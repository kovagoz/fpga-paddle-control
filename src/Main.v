==> flow/design.v <==
module Vga(
  input  i_Clk,
  input  i_Video,
  output o_HSync,
  output o_VSync,
  output o_HBlank,
  output o_VBlank,
  output o_HReset,
  output o_VReset,
  output o_Video);
  parameter p_HPOS = 1;
  parameter p_VPOS = 1;
  reg [9:0] x = p_HPOS;
  reg [9:0] y = p_VPOS;
  reg rx = 0;
  reg ry = 0;
  reg bx = 0;
  reg by = 0;
  always @(posedge i_Clk) begin
    if (x == 640 + 16 + 1   + 96 - 1   + 48)
      x <= 1;
    else
      x <= x + 1;
  end
  always @(negedge i_Clk) begin
    rx <= x == 640 + 16 + 1   + 96 - 1   + 48 - 1;
    bx <= x >= 640 && x < 640 + 16 + 1   + 96 - 1   + 48;
  end
  always @(posedge i_Clk) begin
    if (o_HReset) begin
      if (y == 480 + 10 + 1   + 2 - 1   + 33)
        y <= 1;
      else
        y <= y + 1;
    end
  end
  always @(negedge i_Clk) begin
    ry <= y == 480 + 10 + 1   + 2 - 1   + 33;
    by <= y > 480 && y <= 480 + 10 + 1   + 2 - 1   + 33;
  end
  assign o_HSync = (x < 640 + 16 + 1) || (x > 640 + 16 + 1   + 96 - 1);
  assign o_VSync = (y < 480 + 10 + 1) || (y > 480 + 10 + 1   + 2 - 1);
  assign o_HBlank = bx;
  assign o_VBlank = by;
  assign o_HReset = rx;
  assign o_VReset = ry;
  assign o_Video = (x <= 640 && y <= 480 && i_Video);
endmodule
module Paddle(
  input i_Clk,
  input i_VSync,
  input i_HReset,
  input i_VReset,
  input i_555_Output,  
  output o_555_Trigger,
  output o_Video);
  parameter p_PADDLE_HEIGHT   = 55;
  parameter p_PADDLE_DISTANCE = 30;
  parameter p_PADDLE_WIDTH    = 12;
  reg [5:0] paddle = 1;
  reg [5:0] dx = 0;
  assign o_Video = ~i_555_Output
    && paddle > 0
    && paddle <= p_PADDLE_HEIGHT
    && dx > p_PADDLE_DISTANCE
    && dx < p_PADDLE_DISTANCE + p_PADDLE_WIDTH;
  assign o_555_Trigger = i_VSync;
  always @(posedge i_Clk) begin
    if (i_VReset) begin
      paddle <= 1;
    end else if (i_HReset && ~i_555_Output && paddle > 0) begin
      paddle <= paddle + 1;
    end
  end
  always @(posedge i_Clk) begin
    if (i_HReset) begin
      dx <= 0;
    end else if (dx < 63) begin
      dx <= dx + 1;
    end
  end
endmodule
module Main(
  input  i_Clk,
  input  io_PMOD_1,
  output io_PMOD_2,
  output o_VGA_HSync,
  output o_VGA_VSync,
  output o_VGA_Red_0,
  output o_VGA_Red_1,
  output o_VGA_Red_2,
  output o_VGA_Grn_0,
  output o_VGA_Grn_1,
  output o_VGA_Grn_2,
  output o_VGA_Blu_0,
  output o_VGA_Blu_1,
  output o_VGA_Blu_2);
  wire w_Video;
  wire w_HReset;
  wire w_VReset;
  wire w_PaddleVideo;
  Paddle left(
    .i_Clk(i_Clk),
    .i_VSync(o_VGA_VSync),
    .i_HReset(w_HReset),
    .i_VReset(w_VReset),
    .i_555_Output(io_PMOD_1),
    .o_555_Trigger(io_PMOD_2),
    .o_Video(w_PaddleVideo)
  );
  Vga vga(
    .i_Clk(i_Clk),
    .i_Video(w_PaddleVideo),
    .o_HSync(o_VGA_HSync),
    .o_VSync(o_VGA_VSync),
    .o_HReset(w_HReset),
    .o_VReset(w_VReset),
    .o_Video(w_Video)
  );
  assign o_VGA_Red_0 = w_Video;
  assign o_VGA_Red_1 = w_Video;
  assign o_VGA_Red_2 = w_Video;
  assign o_VGA_Grn_0 = w_Video;
  assign o_VGA_Grn_1 = w_Video;
  assign o_VGA_Grn_2 = w_Video;
  assign o_VGA_Blu_0 = w_Video;
  assign o_VGA_Blu_1 = w_Video;
  assign o_VGA_Blu_2 = w_Video;
endmodule
# Tool chain data of Main
# Tool output for the design above, in the order of the flow.
# Line numbers count from 1 in the design file above.
# Operators: Yosys type, input widths -> output width; for muxes data width and select width s.
# Library cell names are shortened.
# A cell with - has no value.
# setup
top_module,Main
clock_port,i_Clk
lib,sky130hd
lib_corner,tt_025C_1v80

# Word-level counts
# Source: Yosys, flattened and elaborated, memories not mapped. Widths are those after wreduce; folded enables and synchronous resets count as part of the registers. Registers that Yosys merges into a memory's read port (data or address) are not register bits. Print and check cells do not count. Equal cells are merged and count once.
# word_totals
reg_bits,34
latchBits,0
ram_bits,0
romBits,0
clocked_rd_ports_x_width,0
mem_count,0
output_inout_bits,12
word_cells,35
# op_classes
add_sub_neg,4
mul,0
div,0
compare,11
equal,3
n_shift,0
mux,0
logic,1
reduce_and_logical,10
# op_table
operator,n
$eq 10x10->1 const B,3
$add 10x1->10 const B,2
$add 6x1->6 const B,2
$lt 6x6->1 const B,2
$gt 10x10->1 const B,1
$le 10x10->1 const B,1
$lt 10x10->1 const B,1
$gt 10x9->1 const B,1
$le 10x9->1 const B,1
$lt 10x9->1 const B,1
$logic_and 1x1->1,8
$gt 6x1->1 const B,1
$gt 6x5->1 const B,1
$le 6x6->1 const B,1
$logic_or 1x1->1,2
$not 1->1,1

# Depth
# Yosys ltp: most cells in a row. Word level: on the elaborated netlist, between registers, memories and ports. Mapped: between sequential cells and ports; inverters and the memories' decode and read muxes count.
# logic_depth
depth_word,6
abc_area,0
depth_mapped,7
depth_no_buf,6

# After synthesis
# Yosys stat after the flow's synthesis: flattened, memories mapped to cells. It holds for the ABC_AREA given above (unset counts as 0); a run with the other value may have another netlist.
# mapped
mapped_cells,191
area_mm2,0.0018293
sequential_area_mm2,0.0007807
flip_flops,34
buf_cells,13
# by_type
cell,n,area_total_um2
dfxtp_1,24,480.461
edfxtp_1,10,300.288
ha_1,10,125.12
xnor2_1,14,122.618
nor2_1,24,90.086
xor2_1,9,78.826
buf_4,9,67.565
nand3_1,12,60.058
inv_1,12,45.043
nand4_1,7,43.792
mux2i_1,3,30.029
nand2_1,8,30.029
nor4_1,4,25.024
nor4b_4,1,23.773
a211oi_1,3,22.522
a31oi_1,3,18.768
and3_1,3,18.768
nand2b_1,3,18.768
# Not listed: further types 22, cells in them 32.
# By module: a second synthesis without flattening, with its own total; a netlist apart from the flattened one above.
# unflattened
hier_cells,217
area_unflattened_mm2,0.0020357
# Each row is one instance without its submodules.
# modules
module,n_inst,cells,area_mm2
Vga,1,127,0.001265
Paddle,1,82,0.0007107
Main,1,8,0.0000601

Memo
Re: implementation data of Main

Settings and measured results of 2 stored flow runs for module Main (sky130hd), not sorted in any way. The constraints put input and output delay at 20% of the set period each and load the outputs with 0.01 pF.
"achievedPeriod_ns": clock period set for the run, less the worst setup slack. It is reckoned from that one timing run; input and output delays stay at 20% of the period that was set.
By "timing.worst_path_ns" is meant the share of the clock period that the worst setup path is allowed (20% is reserved at inputs, 20% at outputs), minus its slack. Clock arrival times at its registers enter into it.
"power.total_uw" rests on the timing tool's default activity at the inputs, not on a simulated workload.

Run A, flow files:
==> flow/run.sh <==
#!/bin/bash
# the make line also repeats the synthesis and layout settings of config.mk as NAME=value (left out here)
make -C /OpenROAD-flow-scripts/flow DESIGN_CONFIG=/design/flow/config.mk WORK_HOME=/design/flow/orfs CLKGATE_MAP_FILE= finish
==> flow/config.mk <==
export PLATFORM = sky130hd
export DESIGN_NAME = Main
export DESIGN_NICKNAME = Main
export VERILOG_FILES = /design/flow/design.v
export SDC_FILE = /design/flow/constraint.sdc
export NUM_CORES = 4
export LEC_CHECK = 0
export CAP_MARGIN = 20
export CORE_ASPECT_RATIO = 0.52
export CORE_MARGIN = 2
export CORE_UTILIZATION = 58
export CTS_CLUSTER_DIAMETER = 103
export CTS_CLUSTER_SIZE = 95
export SETUP_SLACK_MARGIN = -0.1
export SLEW_MARGIN = 30
export TNS_END_PERCENT = 40
==> flow/constraint.sdc <==
create_clock -name core_clock -period 2.73 [get_ports {i_Clk}]
set_input_delay 0.5460 -clock core_clock [delete_from_list [all_inputs] [get_ports {i_Clk}]]
set_output_delay 0.5460 -clock core_clock [all_outputs]
set_load 0.01 [all_outputs]

==> results of run A, as CSV <==
result,value
fin_ws_ns,0.076
fin_hold_ws_ns,0.447
design.die.area_mm2,0.0036432
post_synth_area_mm2,0.0018293
achievedPeriod_ns,2.654
timing.worst_path_ns,2.11
worstPathKind,"register to output"
final_util_frac,0.708
cell_area_final_mm2,0.0020845
fin_tns_ns,0.000
power.total_uw,873.1

Run B, flow files:
==> flow/run.sh <==
#!/bin/bash
# the make line also repeats the synthesis and layout settings of config.mk as NAME=value (left out here)
make -C /OpenROAD-flow-scripts/flow DESIGN_CONFIG=/design/flow/config.mk WORK_HOME=/design/flow/orfs CLKGATE_MAP_FILE= finish
==> flow/config.mk <==
export PLATFORM = sky130hd
export DESIGN_NAME = Main
export DESIGN_NICKNAME = Main
export VERILOG_FILES = /design/flow/design.v
export SDC_FILE = /design/flow/constraint.sdc
export NUM_CORES = 4
export LEC_CHECK = 0
export ABC_AREA = 0
export CAP_MARGIN = 20
export CORE_MARGIN = 5
export CORE_UTILIZATION = 61
export CTS_CLUSTER_SIZE = 29
export PLACE_DENSITY_LB_ADDON = 0.05
export SLEW_MARGIN = 20
==> flow/constraint.sdc <==
create_clock -name core_clock -period 4.1 [get_ports {i_Clk}]
set_input_delay 0.8200 -clock core_clock [delete_from_list [all_inputs] [get_ports {i_Clk}]]
set_output_delay 0.8200 -clock core_clock [all_outputs]
set_load 0.01 [all_outputs]

==> results of run B, as CSV <==
result,value
final_util_frac,0.703
design.die.area_mm2,0.0041939
timing.worst_path_ns,2.66
worstPathKind,"register to output"
fin_hold_ws_ns,0.469
post_synth_area_mm2,0.0018293
power.total_uw,525.1
cell_area_final_mm2,0.0019731
fin_tns_ns,0.000
achievedPeriod_ns,3.479
fin_ws_ns,0.621
